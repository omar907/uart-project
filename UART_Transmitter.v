==> flow/design.v <==
module UART_Transmitter
#(       
    parameter [1:0]  
        idle = 2'b00,
        sending = 2'b01,
        stop = 2'b10,
        transition = 2'b11
)
( data,start,dnum,snum,par,clk,rst,dout
    );
input wire [7:0] data;   
input wire start;        
input wire dnum,snum;    
input wire [1:0] par;    
input wire clk,rst;      
output wire dout ;        
reg [8:0] data_reg;
reg [8:0] data_reg_next;
reg dout_next;
reg dout_reg;   
reg [1:0] state;  
reg [1:0] next_state;   
reg [3:0] q;    
reg [3:0] q_next; 
reg parity_bit;
always @(posedge clk,posedge rst)
begin
    if(rst)
    begin
        state <= idle;
        data_reg <= 8'b0;
        dout_reg <= 1'b1;
        q <= 4'b0;
    end
    else
    begin
        state <= next_state;
        dout_reg <= dout_next;
        q <= q_next;
        data_reg <= data_reg_next;
    end
end
always @(*)
begin
    case(state)
    idle:     if(start) next_state = sending;
              else next_state = idle;
    sending:  if(q == 4'b0) next_state = stop;
              else next_state = sending;
    stop:     if(snum)          next_state = transition;
              else if(~start)   next_state = idle;
              else              next_state = stop; 
  transition: if(~start) next_state = idle;
              else       next_state = transition; 
    endcase
end
always @(*)
begin
    case(state)
    idle:
    begin
        if(start)                                                                                        
        begin                                                                                            
            dout_next = 1'b0;                                                                            
            case(par)                                                                                    
            2'b00,2'b11 :                                                                                
            begin                                                                                        
                case(dnum)
                1'b1: q_next = 4'd8;    
                1'b0: q_next = 4'd7;    
                endcase                                      
                parity_bit = 1'b0;                                                                       
            end                                                                                          
            2'b01 :                                                                                      
            begin                                                                                        
                case(dnum)                                                                               
                1'b1:  begin parity_bit = (^data);      q_next = 4'd9; end   
                1'b0:  begin parity_bit = (^data[6:0]); q_next = 4'd8; end   
                endcase                                                                                  
            end                                                                                          
            2'b10 :                                                                                      
            begin                                                                                        
                case(dnum)                                                                               
                1'b1:  begin parity_bit = (~^data);      q_next = 4'd9; end   
                1'b0:  begin parity_bit = (~^data[6:0]); q_next = 4'd8; end   
                endcase                                                                                  
            end                                                                                          
            endcase                                                                                      
            case(dnum)                                                                                   
            1'b1:  data_reg_next = {parity_bit,data};     
            1'b0:  data_reg_next = {1'b0,parity_bit,data[6:0]};   
            endcase                                                                                          
        end
        else
        begin
            dout_next = 1'b1;
            parity_bit = 1'b0;          
            q_next = 4'b0;
            data_reg_next = 9'b0;
        end
    end
    sending:
    begin
        if(q == 4'b0) dout_next = 1'b1;
        else   dout_next = data_reg[0];
        q_next = q - 4'b1;       
        data_reg_next = data_reg >> 1;   
    end
    default:
    begin
        dout_next = 1'b1;
        parity_bit = 1'b0;
        q_next = 4'b0;
        data_reg_next = 9'b0;
    end
    endcase
end
assign dout = dout_reg;
endmodule
==> Reports on UART_Transmitter <==
What the tools print for UART_Transmitter, step after step.
Line numbers count from 1 in the design file above.
Operators carry their Yosys type and port widths (W data, S select, Z words).
Library cell names are shortened.
{ "setup": {"top": "UART_Transmitter", "clock": "clk", "lib": "sky130hd", "lib_corner": "tt_025C_1v80"} }

==> Word-level counts <==
Source: Yosys, flattened and elaborated, memories not mapped. Widths are those after wreduce; folded enables and synchronous resets count as part of the registers. Registers that Yosys merges into a memory's read port (data or address) are not register bits. Print and check cells do not count. Equal cells are merged and count once.
{ "word_totals": {"inputBits": 15, "output_inout_bits": 1, "word_cells": 41, "register_bits": 16} }
{ "classes": {"muxes": 20, "n_eq": 6, "add_sub_neg": 1, "logic": 1, "reduce_and_logical": 9} }
{ "ops": {"columns": ["cell", "count"], "rows": [
  ["$pmux W9 S2", 2],
  ["$pmux W4 S2", 4],
  ["$mux W9", 1],
  ["$eq A2 B2 Y1 const B", 4],
  ["$reduce_xnor A8 Y1", 1],
  ["$reduce_xor A8 Y1", 1],
  ["$pmux W2 S4", 1],
  ["$mux W2", 4],
  ["$reduce_xnor A7 Y1", 1],
  ["$reduce_xor A7 Y1", 1],
  ["$mux W1", 5],
  ["$eq A2 B1 Y1 const B", 2],
  ["$logic_not A2 Y1", 2],
  ["$reduce_or A2 Y1", 2],
  ["$sub A4 B1 Y4 const B", 1],
  ["$logic_not A4 Y1", 1],
  ["$mux W4", 1],
  ["$pmux W1 S2", 2],
  ["$not A1 Y1", 1]
]} }

==> Logic depth <==
Depth = most cells in a row (Yosys ltp): at word level without a register or memory, in the mapped netlist without a sequential cell, where the memories' decode and read muxes count.
{ "depth": {"word_depth": 6, "ABC_AREA": 0, "mapped_depth": 5} }

==> Synthesis result <==
The flow's flattened synthesis, as Yosys stat reports it; memories are mapped. The netlist is that of the ABC_AREA named above (0 if unset); the other value can give another one.
The area totals of this step are shown rounded.
{ "synth_totals": {"yosys_area_um2": 848.3, "seq_area_um2": 452.9, "mapped_cells": 72, "flip_flops": 18} }
{ "by_type": {"columns": ["type", "count"], "rows": [
  ["dfrtp_1", 16],
  ["ha_1", 6],
  ["a22o_1", 8],
  ["dfstp_2", 2],
  ["xnor2_1", 6],
  ["inv_1", 7],
  ["o21ai_0", 5],
  ["xnor3_1", 1],
  ["nand2_1", 4],
  ["o22ai_1", 2],
  ["a22o_2", 1],
  ["mux2i_1", 1],
  ["nor3_1", 2],
  ["a32oi_1", 1],
  ["xor2_1", 1],
  ["clkbuf_1", 2],
  ["nor3b_1", 1],
  ["and2_1", 1]
]} }
Not listed: further types 5, cells in them 5.

==> Timing after synthesis <==
Source: OpenSTA report_checks on the synthesized netlist (no wires, ideal clock, input and output delay 20% of the period each), path of least setup slack; recovery checks are left aside. Register names are those of the netlist, which keeps one name where synthesis merged equal registers.
{ "synth_path": {"path_kind": "in2reg", "startpoint": "input data[4]", "endpoint": "register data_reg[7]", "period_ns": 1.73, "driving_pins": 5, "arrival_time_ns": 1.263, "path_slack_ns": 0.341, "n_path_buf": 0, "delay_ns": 1.043, "setup_ns": 0.126, "synth_period_reached_ns": 1.389} }
"delay_ns" = arrival - input delay + setup time.
"driving_pins": output pins that drive a net of the path, with the launching flip-flop's if there is one; two outputs of one cell count as two.
"synth_period_reached_ns" is the clock period less the worst setup slack; recovery checks do not enter. This is arithmetic on one report: input and output delays are still those of the set period (20% each).
The rows between start and end are the longest chain of elaborated cells between them; the timing report does not say that the signal goes this way. Where chains are equally long, one stands for them.
A line is the first line of the expression or statement that the cell stems from. Yosys adds cells for indexed reads and writes and turns some case tables into memories.
{ "synth_between": {"cell_sequence": "xor2_1 -> xnor2_1 -> xnor3_1 -> mux2i_1 -> o21ai_1", "elab_chain_len": 6} }
{ "synth_rtl": {"columns": ["element", "line", "text"], "rows": [
  ["from (decl)", 11, "input wire [7:0] data;"],
  ["$reduce_xnor A7 Y1", 85, "1'b0:  begin parity_bit = (~^data[6:0]); q_next = 4'd8; end"],
  ["$mux W1", 83, "case(dnum)"],
  ["$pmux W1 S2", 65, "case(par)"],
  ["$pmux W9 S2", 89, "case(dnum)"],
  ["$mux W9", 62, "if(start)"],
  ["$pmux W9 S2", 59, "case(state)"],
  ["to (assign)", 31, "data_reg <= 8'b0;"],
  ["to (assign)", 40, "data_reg <= data_reg_next;"],
  ["to (decl)", 17, "reg [8:0] data_reg;"]
]} }

==> Path in the finished layout <==
Path of least setup slack in the final report of record 1 (OpenROAD, finished layout, wires in). Where an end is a register, its clock arrival counts in the times.
{ "layout_path": {"path_kind": "in2reg", "startpoint": "input data[6]", "endpoint": "register data_reg[7]", "path_slack_ns": 0.71, "n_path_buf": 1, "setup_ns": 0.11, "arrival_time_ns": 2.02, "driving_pins": 6, "period_ns": 2.58} }
The rows between start and end are the longest chain of elaborated cells between them; the timing report does not say that the signal goes this way. Where chains are equally long, one stands for them.
{ "layout_between": {"cell_sequence": "clkdlybuf4s50_1 -> xor2_1 -> xnor2_1 -> xnor3_1 -> mux2i_1 -> o21ai_1", "elab_chain_len": 6} }
{ "layout_rtl": {"columns": ["element", "line", "text"], "rows": [
  ["from (decl)", 11, "input wire [7:0] data;"],
  ["$reduce_xnor A7 Y1", 85, "1'b0:  begin parity_bit = (~^data[6:0]); q_next = 4'd8; end"],
  ["$mux W1", 83, "case(dnum)"],
  ["$pmux W1 S2", 65, "case(par)"],
  ["$pmux W9 S2", 89, "case(dnum)"],
  ["$mux W9", 62, "if(start)"],
  ["$pmux W9 S2", 59, "case(state)"],
  ["to (assign)", 31, "data_reg <= 8'b0;"],
  ["to (assign)", 40, "data_reg <= data_reg_next;"],
  ["to (decl)", 17, "reg [8:0] data_reg;"]
]} }

Subject: UART_Transmitter on sky130hd, stored results

Hello all,

Module UART_Transmitter, platform sky130hd: 2 stored runs of the flow (Yosys, OpenROAD) with differing settings, in no particular order. Input and output delays are each 20% of the period that was set; the output load is 0.01 pF.
"period_less_ws_ns" means the clock period less the worst setup slack. The figure is calculated, with input and output delays left at 20% of the set period.
"critical_path_time_ns" is the time allowed to the run's worst setup path (the clock period less input and output delay, where it has them) less its slack. Clock arrival times count: a late capture clock shortens it, a late launch clock lengthens it.
"design_power_mw" rests on the timing tool's default activity at the inputs, not on a simulated workload.
The measured numbers are rounded.

Record 1
==> flow/run.sh <==
#!/bin/bash
# the make line also repeats the synthesis and layout settings of config.mk as NAME=value (left out here)
make -C /OpenROAD-flow-scripts/flow DESIGN_CONFIG=/design/flow/config.mk WORK_HOME=/design/flow/orfs CLKGATE_MAP_FILE= finish
==> flow/config.mk <==
export PLATFORM = sky130hd
export DESIGN_NAME = UART_Transmitter
export DESIGN_NICKNAME = UART_Transmitter
export VERILOG_FILES = /design/flow/design.v
export SDC_FILE = /design/flow/constraint.sdc
export NUM_CORES = 4
export LEC_CHECK = 0
export CAP_MARGIN = 30
export CORE_ASPECT_RATIO = 0.64
export CORE_MARGIN = 3
export CORE_UTILIZATION = 29
export GPL_ROUTABILITY_DRIVEN = 1
export HOLD_SLACK_MARGIN = 0.28
export MIN_ROUTING_LAYER = met2
export PLACE_DENSITY_LB_ADDON = 0.25
export SETUP_SLACK_MARGIN = -0.07
export SLEW_MARGIN = 20
export TNS_END_PERCENT = 50
==> flow/constraint.sdc <==
create_clock -name core_clock -period 2.58 [get_ports {clk}]
set_input_delay 0.5160 -clock core_clock [delete_from_list [all_inputs] [get_ports {clk}]]
set_output_delay 0.5160 -clock core_clock [all_outputs]
set_load 0.01 [all_outputs]

==> results of record 1, as JSON <==
{
  "design_power_mw": 0.9581,
  "fin_util_pct": 39.7,
  "hold_worst_slack_ns": 0.483,
  "period_less_ws_ns": 1.872,
  "yosys_chip_area_um2": 848.3,
  "design.die.area_um2": 3627,
  "setup_ws_ns": 0.708,
  "critical_path_time_ns": 1.36,
  "timing.worst_path_kind": "in2reg",
  "setupTns_ns": 0.000,
  "layout_stdcell_area_um2": 1089
}

Record 2
==> flow/run.sh <==
#!/bin/bash
# the make line also repeats the synthesis and layout settings of config.mk as NAME=value (left out here)
make -C /OpenROAD-flow-scripts/flow DESIGN_CONFIG=/design/flow/config.mk WORK_HOME=/design/flow/orfs CLKGATE_MAP_FILE= finish
==> flow/config.mk <==
export PLATFORM = sky130hd
export DESIGN_NAME = UART_Transmitter
export DESIGN_NICKNAME = UART_Transmitter
export VERILOG_FILES = /design/flow/design.v
export SDC_FILE = /design/flow/constraint.sdc
export NUM_CORES = 4
export LEC_CHECK = 0
export ABC_AREA = 0
export CAP_MARGIN = 20
export CELL_PAD_IN_SITES_GLOBAL_PLACEMENT = 3
export CORE_ASPECT_RATIO = 0.6
export CORE_MARGIN = 2
export CORE_UTILIZATION = 39
export CTS_CLUSTER_DIAMETER = 116
export MIN_ROUTING_LAYER = met1
export PLACE_DENSITY_LB_ADDON = 0.06
export SETUP_SLACK_MARGIN = 0.13
export SLEW_MARGIN = 10
==> flow/constraint.sdc <==
create_clock -name core_clock -period 2.5 [get_ports {clk}]
set_input_delay 0.5000 -clock core_clock [delete_from_list [all_inputs] [get_ports {clk}]]
set_output_delay 0.5000 -clock core_clock [all_outputs]
set_load 0.01 [all_outputs]

==> results of record 2, as JSON <==
{
  "design_power_mw": 0.9005,
  "hold_worst_slack_ns": 0.488,
  "layout_stdcell_area_um2": 1065,
  "yosys_chip_area_um2": 848.3,
  "fin_util_pct": 50.4,
  "critical_path_time_ns": 1.36,
  "timing.worst_path_kind": "in2reg",
  "setupTns_ns": 0.000,
  "setup_ws_ns": 0.642,
  "period_less_ws_ns": 1.858,
  "design.die.area_um2": 2576
}

Thanks
