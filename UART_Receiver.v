==> flow/design.v <==
 module UART_Receiver
 #(       
    parameter [1:0]  
        idle  = 2'b00,
        receiving = 2'b01,
        wait_stop  = 2'b10,
        stop = 2'b11
)
 (
    input wire din,
    input wire dnum,snum,
    input wire [1:0] bd_rate,par,
    input clk,rst,
    output wire [7:0] data,
    output wire error   
 );
wire sample_tick;
reg  sample_16;
reg  [1:0] state;
reg  [1:0] next_state;
reg  [3:0] qclk_reg;        
wire [3:0] qclk_next;       
reg  [3:0] r;     
reg  [3:0] r_next;
reg  [8:0] data_reg;  
reg  data_flag;   
reg  error_reg;
always @(posedge clk, posedge rst)
begin    
    if(rst)
    begin
        qclk_reg <= 4'b0;
        sample_16 <= 1'b0;
    end
    else
    begin
        qclk_reg <= qclk_next;
        if( qclk_reg == 4'd7 )   sample_16 = 1'b1; 
    end
end
assign qclk_next = ( ( sample_16 == 1'b0 && qclk_reg == 4'd7 )  ||
                                 (sample_16 == 1'b1 && qclk_reg == 4'd15) ) ? 4'b0 :  qclk_reg + 4'b1;
assign sample_tick = ( sample_16 == 1'b0 && qclk_reg == 4'd7 || 
                                 ( sample_16 == 1'b1 && qclk_reg == 4'd15 ) ) ? 1'b1 : 1'b0;
always @(posedge clk, posedge rst)
begin
    if(rst)
    begin
        state <= 4'b0;
        r <= 4'b0;
        data_reg <= 9'b0;
    end
    else if(sample_tick)
    begin
        state <= next_state;
            r <= r_next;
        if(state == receiving)
        begin
            data_reg <= data_reg >> 1;
            data_reg[8] <= din;
        end
    end
end
always @(*)
begin
    case(state)
    idle: if(din)  next_state = idle;
          else     next_state = receiving;
    receiving : if(r == 4'b1) 
                case(snum)
                1'b0 : next_state = stop;
                1'b1 : next_state = wait_stop;
                endcase
                else next_state = receiving;
    wait_stop : if(din) next_state = stop;
                else    next_state = idle;
    stop : next_state = idle;
    endcase    
end
always @(*)
begin
    case(state)
    idle :
    begin
        data_flag = 1'b0;
        error_reg = 1'b0;
        if(~din)
        begin
            case(par)                                                                                    
            'b00,2'b11 :                                                                                
             begin                                                                                        
                 if(dnum) r_next = 4'd8;    
                 else     r_next = 4'd7;    
             end                                                                                          
             2'b01 :                                                                                      
             begin                                                                                        
                 case(dnum)                                                                               
                 1'b1:  r_next = 4'd9;  
                 1'b0:  r_next = 4'd8;  
                 endcase                                                                                  
             end                                                                                          
             2'b10 :                                                                                      
             begin                                                                                        
                 case(dnum)                                                                               
                 1'b1:  r_next = 4'd9;   
                 1'b0:  r_next = 4'd8;   
                 endcase                                                                                  
             end                                                                                    
             endcase                                                                                      
        end                                      
        else
        begin
            r_next = 4'b0;
        end
    end
    receiving: 
    begin 
        r_next = r - 4'b1;   
        data_flag = 1'b0; 
        error_reg = 1'b0;
    end 
    wait_stop:  
    begin
                r_next = 4'b0;
                data_flag = 1'b0;                 
                if(din) error_reg = 1'b0;
                else    error_reg = 1'b1;
    end
    stop:   
    begin
        r_next = 4'b0;
        if(~din) begin error_reg = 1'b1; data_flag =1'b0; end
        else
        begin
            if(dnum)
            begin
                case(par)
                2'b01 : if( data_reg[8] !=  ^(data_reg[7:0]) ) begin error_reg = 1'b1; data_flag =1'b0; end
                        else begin error_reg = 1'b0; data_flag =1'b1; end
                2'b10 : if( data_reg[8] != ~^(data_reg[7:0]) ) begin error_reg = 1'b1; data_flag =1'b0; end
                        else begin error_reg = 1'b0; data_flag =1'b1; end
                default : begin error_reg = 1'b0; data_flag = 1'b1; end
                endcase
            end
            else
            begin
                case(par)
                2'b01 : if( data_reg[8] !=  ^(data_reg[7:1]) )  begin error_reg = 1'b1; data_flag =1'b0; end
                        else begin error_reg = 1'b0; data_flag =1'b1; end
                2'b10 : if( data_reg[8] != ~^(data_reg[7:1]) )  begin error_reg = 1'b1; data_flag =1'b0; end
                        else begin error_reg = 1'b0; data_flag =1'b1; end
                default : begin error_reg = 1'b0; data_flag =1'b1; end
                endcase
            end
        end
    end
    endcase     
end
assign error = error_reg;
assign data = ( dnum && data_flag) ?    data_reg[7:0]     :
              (~dnum && data_flag) ? {1'b0,data_reg[7:1]} : 8'b0;
 endmodule
* Reports on UART_Receiver
What the tools print for UART_Receiver, step after step.
Line numbers count from 1 in the design file above.
Operators: Yosys type, input widths -> output width; for muxes data width and select width s.
Cell names lack the library's common part.
A cell with -- has no value.
- Top module :: UART_Receiver
- Clock input :: clk
- Cell library :: sky130hd
- Timing corner :: tt_025C_1v80

* Word-level counts
Yosys after proc, flatten, opt, wreduce and memory -nomap, before mapping. Memory bits, and registers merged into a memory's read port (data or address), are not among the register bits. Print and check cells are not counted.
- Register bits :: 20
- Word-level cells :: 74
- Output and inout bits :: 9
- Input bits :: 9
- Equality and inequality tests :: 13
- Muxes and demuxes :: 33
- Bitwise gates (word level) :: 3
- Reduce/logical cells :: 17
- $add $sub $neg :: 2
** Operators with widths (number)
- $pmux 4 s2 :: 2
- $mux 1 :: 15
- $pmux 4 s3 :: 1
- $mux 4 :: 3
- $pmux 1 s2 :: 5
- $eq 2x2->1 const B :: 4
- $reduce_or 2->1 :: 4
- $reduce_xnor 8->1 :: 1
- $reduce_xor 8->1 :: 1
- $pmux 2 s4 :: 1
- $mux 8 :: 1
- $reduce_xnor 7->1 :: 1
- $reduce_xor 7->1 :: 1
- $mux 7 :: 1
- $ne 1x1->1 :: 4
- $logic_and 1x1->1 :: 4
- $eq 2x1->1 const B :: 2
- $logic_not 2->1 :: 2
- $add 4x1->4 const B :: 1
- $sub 4x1->4 const B :: 1
- $eq 4x1->1 const B :: 1
- $eq 4x3->1 const B :: 1
- $eq 4x4->1 const B :: 1
- $pmux 2 s2 :: 1
- $mux 2 :: 2
- $not 1->1 :: 3
- $reduce_or 3->1 :: 1
- $pmux 1 s3 :: 1
Not listed: further kinds 2, cells in them 2.

* Depth
Yosys ltp: most cells in a row. Word level: on the elaborated netlist, between registers, memories and ports. Mapped: between sequential cells and ports; inverters and the memories' decode and read muxes count.
- Depth in word-level cells :: 10
- ABC_AREA :: 0
- Depth in mapped cells :: 7
- Depth with buffers taken out :: 7

* Mapped cells and area
Yosys stat after the flow's synthesis: flattened, memories mapped to cells. It holds for the ABC_AREA given above (unset counts as 0); a run with the other value may have another netlist.
The area totals of this step are shown rounded.
- Mapped flip-flops :: 22
- Cell count :: 128
- Sequential part of the area :: 552 µm²
- Buffers :: 2
- Cell area after synthesis :: 1310 µm²
** Cells by type
- dfrtp_1 :: number 21, area in all 525.504 µm²
- mux2i_1 :: number 9, area in all 90.086 µm²
- ha_1 :: number 7, area in all 87.584 µm²
- xnor2_1 :: number 8, area in all 70.067 µm²
- mux2_1 :: number 5, area in all 56.304 µm²
- nor2_1 :: number 15, area in all 56.304 µm²
- inv_1 :: number 9, area in all 33.782 µm²
- mux2_2 :: number 3, area in all 33.782 µm²
- a21oi_1 :: number 6, area in all 30.029 µm²
- nand2_1 :: number 8, area in all 30.029 µm²
- dfstp_2 :: number 1, area in all 26.275 µm²
- xor2_1 :: number 3, area in all 26.275 µm²
- nand3_1 :: number 5, area in all 25.024 µm²
- xnor3_1 :: number 1, area in all 22.522 µm²
- o21ai_1 :: number 4, area in all 20.019 µm²
- a32oi_2 :: number 1, area in all 16.266 µm²
- mux2_4 :: number 1, area in all 15.014 µm²
- o21ai_0 :: number 3, area in all 15.014 µm²
Other cell types: 16; their cells: 18.

* Timing after synthesis
Source: OpenSTA report_checks on the synthesized netlist (no wires, ideal clock, input and output delay 20% of the period each), path of least setup slack; recovery checks are left aside. Register names are those of the netlist, which keeps one name where synthesis merged equal registers.
- Path type :: register to output
- Start point :: register data_reg[4]
- End point :: output data[1]
- Stages :: 7
- Output delay :: 0.512 ns
- Period :: 2.56 ns
- Arrival :: 1.887 ns
- Data required time :: 2.048 ns
- Buffers on the path :: 0
- Path slack :: 0.161 ns
- Path delay :: 1.887 ns
- Launch time at the first pin :: 0.000 ns
- Synthesis period reached :: 2.399 ns
"path delay" is the arrival time less input delay plus setup time.
At an output port there is no setup time.
"stages": output pins that drive a net of the path, with the launching flip-flop's if there is one; two outputs of one cell count as two.
"synthesis period reached" = period - worst setup slack (recovery checks aside). The figure is calculated, with input and output delays left at 20% of the set period.
Between the ends stands the longest chain of elaborated cells between them, by number of cells; it is not shown to be the way that was timed. Of several equally long chains one is given.
A line is the first line of the expression or statement that the cell stems from. Yosys adds cells for indexed reads and writes and turns some case tables into memories.
- Cell sequence :: dfrtp_1 > xnor2_1 > xnor2_1 > xnor3_1 > mux2_4 > a32oi_2 > nor2_1
- Cells in the longest elaborated chain :: 10
- Elaborated cells between the ends (all ways) :: 21
- Source lines of those cells :: 11
- Those cells by class :: eq/ne: 4; mux: 11; reduce/logical: 6
** Ends and longest elaborated chain, post-synthesis
- from (decl) :: RTL line 25 : reg  [8:0] data_reg;
- from (assign) :: RTL line 51 : data_reg <= 9'b0;
- from (assign) :: RTL line 59 : data_reg <= data_reg >> 1;
- $reduce_xnor 7->1 :: RTL line 150 : 2'b10 : if( data_reg[8] != ~^(data_reg[7:1]) )  begin error_reg = 1'b1; data_flag =1'b0; end
- $ne 1x1->1 :: RTL line 150
- $mux 1 :: RTL line 150
- $pmux 1 s2 :: RTL line 147 : case(par)
- $mux 1 :: RTL line 135 : if(dnum)
- $mux 1 :: RTL line 132 : if(~din) begin error_reg = 1'b1; data_flag =1'b0; end
- $pmux 1 s2 :: RTL line 82 : case(state)
- $logic_and 1x1->1 :: RTL line 161 : (~dnum && data_flag) ? {1'b0,data_reg[7:1]} : 8'b0;
- $mux 7 :: RTL line 161
- $mux 8 :: RTL line 160 : assign data = ( dnum && data_flag) ?    data_reg[7:0]     :
- to (decl) :: RTL line 14 : output wire [7:0] data,

* Timing after layout
From the final timing report of run A: the path of least setup slack in the routed layout; clock arrival at registers is part of the times.
- Path type :: register to output
- Start point :: register data_reg[8]
- End point :: output data[5]
- Period :: 3.51 ns
- Path slack :: 0.36 ns
- Data required time :: 2.81 ns
- Arrival :: 2.45 ns
- Output delay :: 0.70 ns
- Buffers on the path :: 2
- Stages :: 9
- Launch time at the first pin :: 0.26 ns
Between the ends stands the longest chain of elaborated cells between them, by number of cells; it is not shown to be the way that was timed. Of several equally long chains one is given.
A register here has more assigning lines than the two given.
- Cell sequence :: dfrtp_1 > xnor2_2 > xnor2_2 > xnor3_1 > mux2_4 > a32oi_4 > buf_6 > nor2_2 > buf_2
- Cells in the longest elaborated chain :: 9
- Elaborated cells between the ends (all ways) :: 17
- Source lines of those cells :: 11
- Those cells by class :: eq/ne: 4; mux: 11; reduce/logical: 2
** Ends and longest elaborated chain, post-layout
- from (decl) :: RTL line 25 : reg  [8:0] data_reg;
- from (assign) :: RTL line 59 : data_reg <= data_reg >> 1;
- from (assign) :: RTL line 60 : data_reg[8] <= din;
- $ne 1x1->1 :: RTL line 150 : 2'b10 : if( data_reg[8] != ~^(data_reg[7:1]) )  begin error_reg = 1'b1; data_flag =1'b0; end
- $mux 1 :: RTL line 150
- $pmux 1 s2 :: RTL line 147 : case(par)
- $mux 1 :: RTL line 135 : if(dnum)
- $mux 1 :: RTL line 132 : if(~din) begin error_reg = 1'b1; data_flag =1'b0; end
- $pmux 1 s2 :: RTL line 82 : case(state)
- $logic_and 1x1->1 :: RTL line 161 : (~dnum && data_flag) ? {1'b0,data_reg[7:1]} : 8'b0;
- $mux 7 :: RTL line 161
- $mux 8 :: RTL line 160 : assign data = ( dnum && data_flag) ?    data_reg[7:0]     :
- to (decl) :: RTL line 14 : output wire [7:0] data,

--- measured runs ---
Record of 2 stored runs of the RTL-to-layout flow on UART_Receiver, platform sky130hd. The runs are unordered. Constraints: input delay and output delay 20% of the set period each, output load 0.01 pF.
By "achieved period" is meant the clock period of the run minus its worst setup slack. This is arithmetic on one report: input and output delays are still those of the set period (20% each).
By "time used up by the worst setup path" is meant the share of the clock period that the worst setup path is allowed (20% is reserved at inputs, 20% at outputs), minus its slack. Clock arrival times at its registers enter into it.
"total power after layout" rests on the timing tool's default activity at the inputs, not on a simulated workload.
The measured numbers are rounded.

* Run A
** Files
==> flow/run.sh <==
#!/bin/bash
# the make line also repeats the synthesis and layout settings of config.mk as NAME=value (left out here)
make -C /OpenROAD-flow-scripts/flow DESIGN_CONFIG=/design/flow/config.mk WORK_HOME=/design/flow/orfs CLKGATE_MAP_FILE= finish
==> flow/config.mk <==
export PLATFORM = sky130hd
export DESIGN_NAME = UART_Receiver
export DESIGN_NICKNAME = UART_Receiver
export VERILOG_FILES = /design/flow/design.v
export SDC_FILE = /design/flow/constraint.sdc
export NUM_CORES = 4
export LEC_CHECK = 0
export ABC_AREA = 0
export CAP_MARGIN = 15
export CELL_PAD_IN_SITES_DETAIL_PLACEMENT = 0
export CELL_PAD_IN_SITES_GLOBAL_PLACEMENT = 0
export CORE_ASPECT_RATIO = 1.42
export CORE_MARGIN = 9
export CORE_UTILIZATION = 44
export CTS_CLUSTER_DIAMETER = 116
export GPL_ROUTABILITY_DRIVEN = 0
export MIN_ROUTING_LAYER = met1
export PLACE_DENSITY = 0.7
export SETUP_SLACK_MARGIN = 0.34
export SLEW_MARGIN = 20
==> flow/constraint.sdc <==
create_clock -name core_clock -period 3.51 [get_ports {clk}]
set_input_delay 0.7020 -clock core_clock [delete_from_list [all_inputs] [get_ports {clk}]]
set_output_delay 0.7020 -clock core_clock [all_outputs]
set_load 0.01 [all_outputs]
** Results
- Utilization :: 61.7 %
- Total negative setup slack :: 0.000 ns
- Setup slack of the worst path :: 0.361 ns
- Total power after layout :: 0.000551 W
- Time used up by the worst setup path :: 2.45 ns
- Worst setup path type :: register to output
- Std-cell area (final layout) :: 1740 µm²
- Die size :: 5280 µm²
- Chip area in the Yosys report :: 1310 µm²
- Achieved period :: 3.149 ns

* Run B
** Files
==> flow/run.sh <==
#!/bin/bash
# the make line also repeats the synthesis and layout settings of config.mk as NAME=value (left out here)
make -C /OpenROAD-flow-scripts/flow DESIGN_CONFIG=/design/flow/config.mk WORK_HOME=/design/flow/orfs CLKGATE_MAP_FILE= finish
==> flow/config.mk <==
export PLATFORM = sky130hd
export DESIGN_NAME = UART_Receiver
export DESIGN_NICKNAME = UART_Receiver
export VERILOG_FILES = /design/flow/design.v
export SDC_FILE = /design/flow/constraint.sdc
export NUM_CORES = 4
export LEC_CHECK = 0
export CAP_MARGIN = 20
export CELL_PAD_IN_SITES_GLOBAL_PLACEMENT = 3
export CORE_ASPECT_RATIO = 1.19
export CORE_MARGIN = 6
export CORE_UTILIZATION = 40
export CTS_CLUSTER_DIAMETER = 149
export CTS_CLUSTER_SIZE = 72
export HOLD_SLACK_MARGIN = 0.25
export MAX_ROUTING_LAYER = met4
export MIN_ROUTING_LAYER = met1
export PLACE_DENSITY_LB_ADDON = 0.02
export SETUP_SLACK_MARGIN = 0.25
export SLEW_MARGIN = 20
==> flow/constraint.sdc <==
create_clock -name core_clock -period 1.64 [get_ports {clk}]
set_input_delay 0.3280 -clock core_clock [delete_from_list [all_inputs] [get_ports {clk}]]
set_output_delay 0.3280 -clock core_clock [all_outputs]
set_load 0.01 [all_outputs]
** Results
- Utilization :: 66.2 %
- Total negative setup slack :: -9.04 ns
- Setup slack of the worst path :: -1.06 ns
- Total power after layout :: 0.00111 W
- Time used up by the worst setup path :: 2.38 ns
- Worst setup path type :: register to output
- Std-cell area (final layout) :: 2040 µm²
- Die size :: 4780 µm²
- Chip area in the Yosys report :: 1310 µm²
- Achieved period :: 2.704 ns
--- end ---
