==> flow/design.v <==
module Baudrate_Generator(bd_rate, clk, rst, TX_clk, RX_clk);
    input wire [1:0] bd_rate;
    input wire clk,rst;
    output wire TX_clk;
    output wire RX_clk;
reg [19:0] q;
always @(posedge clk,posedge rst)
begin
    if(rst) q <= 20'b111_111_111_111_111_111_111_111;    
    else    q <= q - 20'b1;
end
assign RX_clk = (bd_rate == 2'b00) ? q[19] :         
                (bd_rate == 2'b01) ? q[18] :         
                (bd_rate == 2'b10) ? q[17] :         
                (bd_rate == 2'b11) ? q[16] : 2'bx;   
assign TX_clk = (bd_rate == 2'b00) ? q[15] :         
                (bd_rate == 2'b01) ? q[14] :         
                (bd_rate == 2'b10) ? q[13] :         
                (bd_rate == 2'b11) ? q[12] : 2'bx;   
endmodule
## Step by step through the tools: Baudrate_Generator

Tool output for the design above, in the order of the flow.
Lines are those of the file above, counted from 1.
Cell names lack the library's common part.
A cell with n/a has no value.

| inputs | value |
|---|---|
| design top | Baudrate_Generator |
| clock input | clk |
| library | sky130hd |
| corner | tt_025C_1v80 |

## Word-level counts

Source: Yosys, flattened and elaborated, memories not mapped. Widths are those after wreduce; folded enables and synchronous resets count as part of the registers. Registers that Yosys merges into a memory's read port (data or address) are not register bits. Print and check cells do not count. Equal cells are merged and count once.

| storage and ports | value |
|---|---|
| register bits after elaboration | 20 |
| bits in latches | 0 |
| memory bits (writable) | 0 |
| bits in read-only memories | 0 |
| clocked read ports x word width | 0 |
| memory cells | 0 |
| word-level cells | 14 |

| cells by class | value |
|---|---|
| add/sub/neg operators | 1 |
| $mul | 0 |
| div/mod/pow operators | 0 |
| order comparisons | 0 |
| equal/unequal tests | 3 |
| shifts and indexed selects | 0 |
| multiplexer cells | 8 |
| bitwise logic cells | 0 |
| reductions and logical operators | 1 |

Operators by type and width:

| operator | count |
|---|---|
| 20-bit by 1-bit subtractor with 20-bit output (second input constant) | 1 |
| 1-bit two-way mux | 8 |
| 2-bit equality test (second input constant) | 2 |
| 2-bit by 1-bit equality test with 1-bit output (second input constant) | 1 |
| 2-bit zero test | 1 |

## Logic depth

Depth = most cells in a row (Yosys ltp): at word level without a register or memory, in the mapped netlist without a sequential cell, where the memories' decode and read muxes count.

| logic depth | value |
|---|---|
| depth in word-level cells | 5 |
| ABC_AREA | 0 |
| gate-level depth with buffers | 6 |
| gate-level depth less buffers | 6 |

## Mapped cells and area

Source: synth_stat.txt of the flow (Yosys; design flattened, memories mapped). It holds for the ABC_AREA given above (unset counts as 0); a run with the other value may have another netlist.

| synthesis totals | value |
|---|---|
| cells in the netlist | 75 |
| synthesis area | 0.0009234 sq mm |
| area of sequential cells | 0.0005255 sq mm |
| mapped flip-flops | 20 |

Cell types:

| cell type | count |
|---|---|
| dfstp_2 | 20 |
| xor2_1 | 13 |
| mux4_2 | 2 |
| xnor2_1 | 4 |
| nor4_1 | 5 |
| nor3_1 | 6 |
| nor2_1 | 7 |
| inv_1 | 4 |
| nand2_1 | 4 |
| or4_1 | 2 |
| ha_1 | 1 |
| nor3b_2 | 1 |
| or4_4 | 1 |
| nand3_2 | 1 |
| o31ai_1 | 1 |
| nand2b_1 | 1 |
| nand4_1 | 1 |
| nand3_1 | 1 |

## Timing after synthesis

Source: OpenSTA report_checks on the synthesized netlist (no wires, ideal clock, input and output delay 20% of the period each), path of least setup slack; recovery checks are left aside. Register names are those of the netlist, which keeps one name where synthesis merged equal registers.

| timing path post-synthesis | value |
|---|---|
| path type | reg2reg |
| start point | register q[9] |
| end point | register q[16] |
| period | 2.6 ns |
| setup time | 0.075 ns |
| time at the first pin | 0.000 ns |
| arrival time | 1.563 ns |
| slack | 0.962 ns |
| path delay | 1.638 ns |
| stages | 5 |
| buffers on the path | 0 |
| synthesis period reached | 1.638 ns |

"path delay" is the arrival time less input delay plus setup time.
"stages": output pins that drive a net of the path, with the launching flip-flop's if there is one; two outputs of one cell count as two.
"synthesis period reached" = period - worst setup slack (recovery checks aside). The figure is calculated, with input and output delays left at 20% of the set period.
Between the ends stands the longest chain of elaborated cells between them, by number of cells; it is not shown to be the way that was timed. Of several equally long chains one is given.
A line is the first line of the expression or statement that the cell stems from. Yosys adds cells for indexed reads and writes and turns some case tables into memories.

| on the way, post-synthesis | value |
|---|---|
| cell sequence | dfstp_2 -> or4_4 -> or4_1 -> nor2_1 -> xor2_1 |
| length of the longest elaborated chain | 1 |
| elaborated cells on any way between the ends | 1 |
| those cells by class | add/sub (1) |

RTL lines, path post-synthesis:

| item | RTL line | RTL |
|---|---|---|
| start, declared | 6 | `reg [19:0] q;` |
| start, assigned | 9 | `if(rst) q <= 20'b111_111_111_111_111_111_111_111;` |
| start, assigned | 10 | `else    q <= q - 20'b1;` |
| 20-bit by 1-bit subtractor with 20-bit output | 10 |  |
| end, assigned | 9 |  |
| end, assigned | 10 |  |
| end, declared | 6 |  |

## Worst path after layout

Path of least setup slack in the final report of flow run B (OpenROAD, finished layout, wires in). Where an end is a register, its clock arrival counts in the times.

| timing path post-layout | value |
|---|---|
| path type | reg2reg |
| start point | register q[11] |
| end point | register q[16] |
| period | 1.49 ns |
| setup time | 0.07 ns |
| time at the first pin | 0.25 ns |
| arrival time | 1.82 ns |
| slack | -0.15 ns |
| stages | 5 |
| buffers on the path | 0 |

Between the ends stands the longest chain of elaborated cells between them, by number of cells; it is not shown to be the way that was timed. Of several equally long chains one is given.

| on the way, post-layout | value |
|---|---|
| cell sequence | dfstp_2 -> or4_4 -> or4_4 -> nor2_4 -> xor2_1 |
| length of the longest elaborated chain | 1 |
| elaborated cells on any way between the ends | 1 |
| those cells by class | add/sub (1) |

RTL lines, path post-layout:

| item | RTL line | RTL |
|---|---|---|
| start, declared | 6 | `reg [19:0] q;` |
| start, assigned | 9 | `if(rst) q <= 20'b111_111_111_111_111_111_111_111;` |
| start, assigned | 10 | `else    q <= q - 20'b1;` |
| 20-bit by 1-bit subtractor with 20-bit output | 10 |  |
| end, assigned | 9 |  |
| end, assigned | 10 |  |
| end, declared | 6 |  |

==> runs of Baudrate_Generator <==
Measured results for Baudrate_Generator: 2 stored runs of the Yosys and OpenROAD flow on sky130hd. The settings differ; the order carries no meaning. The constraints put input and output delay at 20% of the set period each and load the outputs with 0.01 pF.
By "clock period achieved" is meant the clock period of the run minus its worst setup slack. This is arithmetic on one report: input and output delays are still those of the set period (20% each).
"time on the worst setup path" means the part of the period allowed to the worst setup path (the constraints hold back 20% at inputs and 20% at outputs) less its slack; where the path has registers, the arrival times of their clocks count too.
Settings: -- = not set for that run.
A result given as -- is not shown for that run.

| run name | period_ns | CORE_UTILIZATION | PLACE_DENSITY_LB_ADDON | CORE_MARGIN | CAP_MARGIN | SLEW_MARGIN | PLACE_DENSITY | CORE_ASPECT_RATIO | CELL_PAD_IN_SITES_GLOBAL_PLACEMENT | MAX_ROUTING_LAYER | time on the worst setup path (ns) | type of the worst setup path | total negative setup slack (ns) | utilization | die footprint (sq mm) | final worst hold slack (ns) | clock period achieved (ns) | smallest setup slack (ns) | standard-cell area of the final layout (sq mm) | area of the synthesized netlist (sq mm) |
|---|---|---|---|---|---|---|---|---|---|---|---|---|---|---|---|---|---|---|---|---|
| flow run A | 1.01 | 68 | 0.0 | 10 | 20 | 35 | -- | -- | -- | -- | -- | -- | -- | -- | -- | -- | -- | -- | -- | -- |
| flow run B | 1.49 | 18 | -- | 4 | 30 | 20 | 0.49 | 0.92 | 1 | met5 | 1.64 | reg2reg | -0.326 | 0.298 | 0.0063408 | 0.522 | 1.637 | -0.147 | 0.0014476 | 0.0009234 |

Flow run A: incomplete, placement halted on DPL-0033
